==> flow/design.v <==
`default_nettype none
module delay (
    input wire clk,
    input wire [3:0] cycles,
    input wire [15:0] original,
    output wire [15:0] delayed
);
reg [15:0] chain[15:0];
always_comb chain[0] = original;
generate genvar i;
for (i=0; i<15; i=i+1) begin
    always @(posedge clk) chain[i+1] <= chain[i];
end
endgenerate
assign delayed = chain[cycles];
endmodule
# Tool chain data of delay
# Tool output for the design above, in the order of the flow.
# Lines are those of the file above, counted from 1.
# Operators carry their Yosys type and port widths (W data, S select, Z words).
# Cell names lack the library's common part.
# The mark - stands for no value.
[setup]
top = "delay"
clock = "clk"
lib = "sky130hd"
lib_corner = "tt_025C_1v80"

# After elaboration
# Source: Yosys, flattened and elaborated. Widths are those after wreduce; folded enables and synchronous resets count as part of the registers. Registers that Yosys merges into a memory's read port (data or address) are not register bits. Print and check cells do not count. Equal cells are merged and count once.
[word_totals]
ff_bits = 240
inputBits = 21
output_inout_bits = 16
elab_cells = 32
[classes]
eq_ne = 15
mux = 1
reduce_logical = 1
[op_table]
columns = ["operator", "count"]
rows = [
  ["$pmux W16 S16", 1],
  ["$eq A4 B4 Y1 const B", 8],
  ["$eq A4 B3 Y1 const B", 4],
  ["$eq A4 B2 Y1 const B", 2],
  ["$eq A4 B1 Y1 const B", 1],
  ["$logic_not A4 Y1", 1],
]

# Longest topological paths
# Longest topological path by Yosys (ltp), each cell counted once; first at word level (registers and memories cut), then after technology mapping (sequential cells cut; the memories' decode and read muxes count).
[logic_depth]
depth_word = 2
abc_area = 0
mapped_depth = 7
mapped_depth_nobuf = 4

# Synthesis result
# The flow's flattened synthesis, as Yosys stat reports it; memories are mapped. The netlist is that of the ABC_AREA named above (0 if unset); the other value can give another one.
# Totals and module areas in this step are rounded.
[synth_totals]
cells = 593
synth_area_um2 = 7305
ff_cells = 240
n_buf = 46
[by_type]
columns = ["cell", "count", "area_total_um2"]
rows = [
  ["dfxtp_1", 240, 4.8E+03],
  ["a22oi_1", 43, 322.81],
  ["and3b_1", 27, 236.477],
  ["a221oi_2", 10, 150.144],
  ["a222oi_1", 13, 130.125],
  ["o21ai_0", 25, 125.12],
  ["buf_2", 24, 120.115],
  ["nor3b_1", 16, 120.115],
  ["o32a_1", 12, 120.115],
  ["and3_1", 19, 118.864],
  ["nand3b_1", 13, 97.594],
  ["o211ai_1", 13, 97.594],
  ["nand2b_1", 15, 93.84],
  ["a21boi_0", 12, 90.086],
  ["nand2_1", 20, 75.072],
  ["clkbuf_1", 19, 71.318],
  ["nor2b_1", 9, 56.304],
  ["mux2i_1", 4, 40.038],
]
# Not listed: further types 30, cells in them 59.

# Worst setup path after synthesis
# Source: OpenSTA report_checks on the synthesized netlist (no wires, ideal clock, input and output delay 20% of the period each), path of least setup slack; recovery checks are left aside. Register names are those of the netlist, which keeps one name where synthesis merged equal registers.
[synth_timing]
path_type = "input -> output"
startpoint = "in cycles[2]"
endpoint = "out delayed[10]"
clock_period_ns = 2.41
input_delay_ns = 0.482
t_arrival_ns = 1.757
t_required_ns = 1.928
path_slack_ns = 0.171
path_delay_ns = 1.275
stages = 6
n_path_buf = 2
period_less_setup_slack_ns = 2.239
# "path_delay_ns" = arrival - input delay + setup time.
# At an output port there is no setup time.
# "stages" counts driving pins, that of a launching flip-flop among them; a cell with two outputs on the path counts twice.
# "period_less_setup_slack_ns" = period - worst setup slack (recovery checks aside). The figure is calculated, with input and output delays left at 20% of the set period.
# Between the ends stands the longest chain of elaborated cells between them, by number of cells; it is not shown to be the way that was timed. Of several equally long chains one is given.
# Each line given opens the expression or statement behind the cell; cells for indexed reads and writes are added by Yosys, which also makes memories of some case tables.
[synth_via]
cell_sequence = "buf_2 -> and4b_4 -> buf_2 -> a222oi_1 -> o211ai_1 -> o32a_1"
elab_chain_len = 2
[synth_rtl]
columns = ["item", "line", "source"]
rows = [
  ["start, declared", 4, "input wire [3:0] cycles,"],
  ["$eq A4 B4 Y1", 15, "assign delayed = chain[cycles];"],
  ["$pmux W16 S16", 15, ""],
  ["end, declared", 6, "output wire [15:0] delayed"],
]

# Timing after layout
# From the final timing report of flow run 1: the path of least setup slack in the routed layout; clock arrival at registers is part of the times.
[layout_timing]
path_type = "input -> output"
startpoint = "in cycles[2]"
endpoint = "out delayed[3]"
clock_period_ns = 3.37
input_delay_ns = 0.67
t_arrival_ns = 2.58
t_required_ns = 2.70
path_slack_ns = 0.11
stages = 9
n_path_buf = 5
# Between the ends stands the longest chain of elaborated cells between them, by number of cells; it is not shown to be the way that was timed. Of several equally long chains one is given.
[layout_via]
cell_sequence = "clkbuf_4 -> buf_12 -> and3b_2 -> buf_4 -> buf_4 -> a221oi_2 -> a22oi_1 -> o32a_1 -> dlygate4sd2_1"
elab_chain_len = 2
[layout_rtl]
columns = ["item", "line", "source"]
rows = [
  ["start, declared", 4, "input wire [3:0] cycles,"],
  ["$eq A4 B4 Y1", 15, "assign delayed = chain[cycles];"],
  ["$pmux W16 S16", 15, ""],
  ["end, declared", 6, "output wire [15:0] delayed"],
]

# Design delay on sky130hd. What follows are 2 stored runs of the flow, each under its own settings; their order means nothing. The constraints put input and output delay at 20% of the set period each and load the outputs with 0.01 pF.
# "timing.achieved_period_ns": clock period set for the run, less the worst setup slack. It is reckoned from that one timing run; input and output delays stay at 20% of the period that was set.
# The results are shown rounded.

[[run]]
name = "flow run 1"
[run.settings]
period_ns = 3.37
CORE_UTILIZATION = 24
PLACE_DENSITY_LB_ADDON = 0.07
CELL_PAD_IN_SITES_GLOBAL_PLACEMENT = 2
CTS_CLUSTER_DIAMETER = 335
SLEW_MARGIN = 20
MIN_ROUTING_LAYER = "met1"
MAX_ROUTING_LAYER = "met4"
CAP_MARGIN = 20
CORE_MARGIN = 2
[run.results]
synth_area_um2 = 7305
die_footprint_um2 = 31850
layout_stdcell_area_um2 = 9444
ws_setup_ns = 0.111
timing.setup.tns_ns = 0.000
timing.achieved_period_ns = 3.259

[[run]]
name = "flow run 2"
[run.settings]
period_ns = 2.3
CAP_MARGIN = 20
CORE_MARGIN = 2
CORE_UTILIZATION = 40
SLEW_MARGIN = 20
[run.results]
synth_area_um2 = 7305
die_footprint_um2 = 19360
layout_stdcell_area_um2 = 9713
ws_setup_ns = -0.129
timing.setup.tns_ns = -0.496
timing.achieved_period_ns = 2.429
